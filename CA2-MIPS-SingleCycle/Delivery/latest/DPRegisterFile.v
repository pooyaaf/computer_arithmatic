==> flow/design.v <==
`timescale 1ps/1ps
module DPRegisterFile (
    clk, 
    rst, 
    inst, 
    RegDst, 
    DataWrite, 
    RegWrite, 
    muxDataMemALU, 
    pcStepAdder, 
    aluOut, 
    ReadData1, 
    ReadData2 
    );
	input  clk, rst;
	input [31:0] inst;
	input [1:0] DataWrite,RegDst;
	input RegWrite;
    input [31:0] muxDataMemALU;
    input [31:0] pcStepAdder;
    input [31:0] aluOut;
	output [31:0] ReadData1, ReadData2;
	wire [4:0]  muxWriteReg;
	wire [31:0] muxWriteData;
	Multiplexer3i1o #(32) MUX_WRITEREG(.i0(inst[20:16]), .i1(inst[15:11]), .i2(5'b11111), .selector(RegDst), .out(muxWriteReg));
	Multiplexer3i1o #(32) MUX_WRITEDATA(.i0(muxDataMemALU), .i1(pcStepAdder), .i2(aluOut), .selector(DataWrite), .out(muxWriteData));
	RegisterFile  RF(.clk(clk), .rst(rst), .RegWrite(RegWrite), .ReadRegister1(inst[25:21]), .ReadRegister2(inst[20:16]), 
        .WriteRegister(muxWriteReg), .WriteData(muxWriteData), .ReadData1(ReadData1), .ReadData2(ReadData2));
endmodule
`timescale 1ps/1ps
module Multiplexer3i1o #(parameter SIZE = 32) (
    i0, 
    i1, 
    i2, 
    selector, 
    out
    );
    input [SIZE-1:0] i0;
    input [SIZE-1:0] i1;
    input [SIZE-1:0] i2;
    input [1:0] selector;
    output [SIZE-1:0] out;
    assign out = (selector == 2'd0) ? i0 : (selector == 2'd1) ? i1 : i2;
endmodule
`timescale 1ps/1ps
module RegisterFile (
    clk,
    rst,
    RegWrite,
    ReadRegister1,
    ReadRegister2,
    WriteRegister,
	WriteData,
    ReadData1,
    ReadData2
	);
    input clk;
    input rst;
    input RegWrite;
	input [4:0] ReadRegister1, ReadRegister2, WriteRegister;
    input [31:0] WriteData;
	output [31:0] ReadData1, ReadData2;
    parameter EXT0 = 32'd0;
    parameter R0 = 5'd0;
	reg [31:0] register_file [0:31];
    integer i;  
    always @(posedge clk) begin: load_data
    	if (rst)
	        for (i = 0; i < 32 ; i = i+1)
            	register_file[i] <= EXT0;
            else if (RegWrite)
            	if (WriteRegister != R0)
        			register_file[WriteRegister] <= WriteData;
	end
    assign ReadData1 = (ReadRegister1 == R0) ? EXT0 : register_file[ReadRegister1];
	assign ReadData2 = (ReadRegister2 == R0) ? EXT0 : register_file[ReadRegister2];
endmodule
Reports on DPRegisterFile
The steps from the RTL of DPRegisterFile to its reports follow in flow order.
Lines are those of the file above, counted from 1.
Operators: Yosys type, input widths -> output width; for muxes data width and select width s.
Library cell names are shortened.
{ "setup": {"top_module": "DPRegisterFile", "clock": "clk", "lib": "sky130hd", "corner": "tt_025C_1v80"} }

After elaboration
Counts by Yosys on the flattened word-level netlist (proc, flatten, opt, wreduce; memories kept). Register bits leave out memories and registers merged into their read ports (data or address); mux counts leave out enables and synchronous resets folded into registers. Print and check cells are left out. Cells with the same type and inputs are merged into one.
Yosys's memory passes give these memory sizes; they may raise the number of words (mostly to a power of two), join words into wider ones and drop unused or constant bits.
{ "bits": {"n_memories": 1, "ram_bits": 1024, "reg_bits": 0, "output_inout_bits": 64} }
{ "op_classes": {"reduce_logical": 5, "muxes": 16, "n_eq": 2} }
{ "mem_list": {"columns": ["memory", "words", "width", "line_no", "source"], "rows": [
  ["RF.register_file", 32, 32, 65, "reg [31:0] register_file [0:31];"]
]} }
{ "op_table": {"columns": ["cell", "count"], "rows": [
  ["$mux 32", 7],
  ["$mux 5", 5],
  ["$logic_not 5->1", 2],
  ["$reduce_bool 5->1", 1],
  ["$eq 2x1->1 const B", 2],
  ["$logic_not 2->1", 2],
  ["$mux 1", 4]
]} }

Logic depth
Depth = most cells in a row (Yosys ltp): at word level without a register or memory, in the mapped netlist without a sequential cell, where the memories' decode and read muxes count.
{ "depth": {"ltp_word": 7, "ABC_AREA": 0, "ltp_mapped": 9, "depth_no_buf": 5} }

After synthesis
Source: synth_stat.txt of the flow (Yosys; design flattened, memories mapped). It holds for the ABC_AREA given above (unset counts as 0); a run with the other value may have another netlist.
The area totals of this step are shown rounded.
{ "synth_totals": {"cell_count": 3650, "ff_cells": 1024, "mapped_area_um2": 52970} }
{ "by_type": {"columns": ["cell", "count", "area_total_um2"], "rows": [
  ["edfxtp_1", 1024, 3.07E+04],
  ["mux4_2", 508, 1.14E+04],
  ["nor2_1", 1100, 4128.96],
  ["mux2i_1", 140, 1.4E+03],
  ["clkbuf_1", 229, 859.574],
  ["mux2_2", 64, 720.691],
  ["buf_2", 103, 515.494],
  ["a211oi_1", 61, 457.939],
  ["a221oi_1", 32, 280.269],
  ["o221ai_1", 30, 262.752],
  ["a21oi_1", 52, 260.25],
  ["nor3_1", 48, 240.23],
  ["nand2b_1", 34, 212.704],
  ["buf_6", 18, 202.694],
  ["buf_4", 25, 187.68],
  ["nor2b_1", 27, 168.912],
  ["a22o_1", 12, 105.101],
  ["nand2_1", 26, 97.594]
]} }
Other cell types: 31; their cells: 117.
The figures by module come from a second, unflattened synthesis with its own total; it is not the netlist above.
{ "hier_totals": {"cells_unflattened": 3718, "hier_area_um2": 55670} }
Rows give one instance, submodules left out.
{ "by_module": {"columns": ["module", "area_um2", "seq_area_um2", "n_inst", "n_cells"], "rows": [
  ["RegisterFile", 54230, 30750, 1, 3502],
  ["Multiplexer3i1o (SIZE=32)", 714.4, 0.0, 2, 107],
  ["DPRegisterFile", 7.5, 0.0, 1, 2]
]} }

Path before layout
Source: OpenSTA report_checks on the synthesized netlist (no wires, ideal clock, input and output delay 20% of the period each), path of least setup slack; recovery checks are left aside. Register names are those of the netlist, which keeps one name where synthesis merged equal registers.
{ "synth_path": {"path_type": "input-to-output", "startpoint": "input inst[16]", "endpoint": "output ReadData2[10]", "required_ns": 3.352, "path_delay_ns": 1.635, "arrival_ns": 2.473, "output_delay_ns": 0.838, "t_first_pin_ns": 0.838, "clock_period_ns": 4.19, "path_slack_ns": 0.879, "path_stages": 7, "synth_period_reached_ns": 3.311} }
"path_delay_ns" is the arrival time less input delay plus setup time.
At an output port there is no setup time.
"path_stages" counts driving pins, that of a launching flip-flop among them; a cell with two outputs on the path counts twice.
"synth_period_reached_ns" = period - worst setup slack (recovery checks aside). The figure is calculated, with input and output delays left at 20% of the set period.
The rows between start and end are the longest chain of elaborated cells between them; the timing report does not say that the signal goes this way. Where chains are equally long, one stands for them.
Each line given opens the expression or statement behind the cell; cells for indexed reads and writes are added by Yosys, which also makes memories of some case tables.
The chain passes a memory read, where the word-level depth is cut; so it can be longer than that depth.
{ "synth_between": {"cell_sequence": "buf_2 buf_6 buf_2 mux4_2 a22o_1 a221oi_1 a211oi_1", "elab_chain_len": 2} }
{ "synth_rtl": {"columns": ["element", "line_no", "source"], "rows": [
  ["start: declaration", 16, "input [31:0] inst;"],
  ["$mem_v2 32x32", 65, "reg [31:0] register_file [0:31];"],
  ["$mux 32", 76, "assign ReadData2 = (ReadRegister2 == R0) ? EXT0 : register_file[ReadRegister2];"],
  ["end: declaration", 22, "output [31:0] ReadData1, ReadData2;"]
]} }

Worst path after layout
From the final timing report of run 1: the path of least setup slack in the routed layout; clock arrival at registers is part of the times.
{ "layout_path": {"path_type": "input-to-output", "startpoint": "input inst[21]", "endpoint": "output ReadData1[16]", "path_slack_ns": 0.05, "output_delay_ns": 0.77, "required_ns": 3.09, "arrival_ns": 3.04, "t_first_pin_ns": 0.77, "clock_period_ns": 3.86, "path_stages": 8} }
The rows between start and end are the longest chain of elaborated cells between them; the timing report does not say that the signal goes this way. Where chains are equally long, one stands for them.
The chain passes a memory read, where the word-level depth is cut; so it can be longer than that depth.
{ "layout_between": {"cell_sequence": "buf_16 buf_12 buf_16 mux4_2 mux4_2 nor2_1 nor3_1 clkdlybuf4s50_1", "elab_chain_len": 2} }
{ "layout_rtl": {"columns": ["element", "line_no", "source"], "rows": [
  ["start: declaration", 16, "input [31:0] inst;"],
  ["$mem_v2 32x32", 65, "reg [31:0] register_file [0:31];"],
  ["$mux 32", 75, "assign ReadData1 = (ReadRegister1 == R0) ? EXT0 : register_file[ReadRegister1];"],
  ["end: declaration", 22, "output [31:0] ReadData1, ReadData2;"]
]} }

Design DPRegisterFile on sky130hd. What follows are 2 stored runs of the flow, each under its own settings; their order means nothing. The constraints put input and output delay at 20% of the set period each and load the outputs with 0.01 pF.
By "reached clock period" is meant the clock period of the run minus its worst setup slack. This is arithmetic on one report: input and output delays are still those of the set period (20% each).
"critical path time": the worst setup path's part of the clock period (all of it between registers, 20% less for each end at a port) less its slack. A launch clock that arrives late makes it longer, a capture clock that arrives late makes it shorter.
"total power of the final layout": no workload was simulated; the value follows from the tool's default switching activity.
The measured numbers are rounded.

==> run 1: settings <==
{ "period_ns": 3.86, "CORE_UTILIZATION": 37, "SETUP_SLACK_MARGIN": 0.24, "PLACE_DENSITY": 0.84, "CORE_ASPECT_RATIO": 0.71, "TNS_END_PERCENT": 25, "ABC_AREA": 0, "GPL_ROUTABILITY_DRIVEN": 0, "CTS_CLUSTER_DIAMETER": 319, "MIN_ROUTING_LAYER": "met1", "CAP_MARGIN": 20, "CORE_MARGIN": 2, "SLEW_MARGIN": 20 }
==> run 1: results <==
total power of the final layout: 0.02703 W
worst hold slack: 0.897 ns
worst slack on setup checks: 0.050 ns
chip area in the Yosys report: 52,970 um^2
reached clock period: 3.810 ns
critical path time: 2.27 ns
type of the worst setup path: input-to-output
standard-cell area after routing: 64,100 um^2
die outline area: 146,200 um^2

==> run 2: settings <==
{ "period_ns": 2.15, "CORE_UTILIZATION": 23, "PLACE_DENSITY_LB_ADDON": 0.11, "CORE_MARGIN": 4, "CELL_PAD_IN_SITES_DETAIL_PLACEMENT": 0, "ABC_AREA": 0, "MIN_ROUTING_LAYER": "met2", "MAX_ROUTING_LAYER": "met4", "CAP_MARGIN": 20, "SLEW_MARGIN": 20 }
==> run 2: results <==
total power of the final layout: 0.05461 W
worst hold slack: 0.511 ns
worst slack on setup checks: -1.082 ns
chip area in the Yosys report: 52,970 um^2
reached clock period: 3.232 ns
critical path time: 2.80 ns
type of the worst setup path: reg-to-output
standard-cell area after routing: 70,940 um^2
die outline area: 238,000 um^2
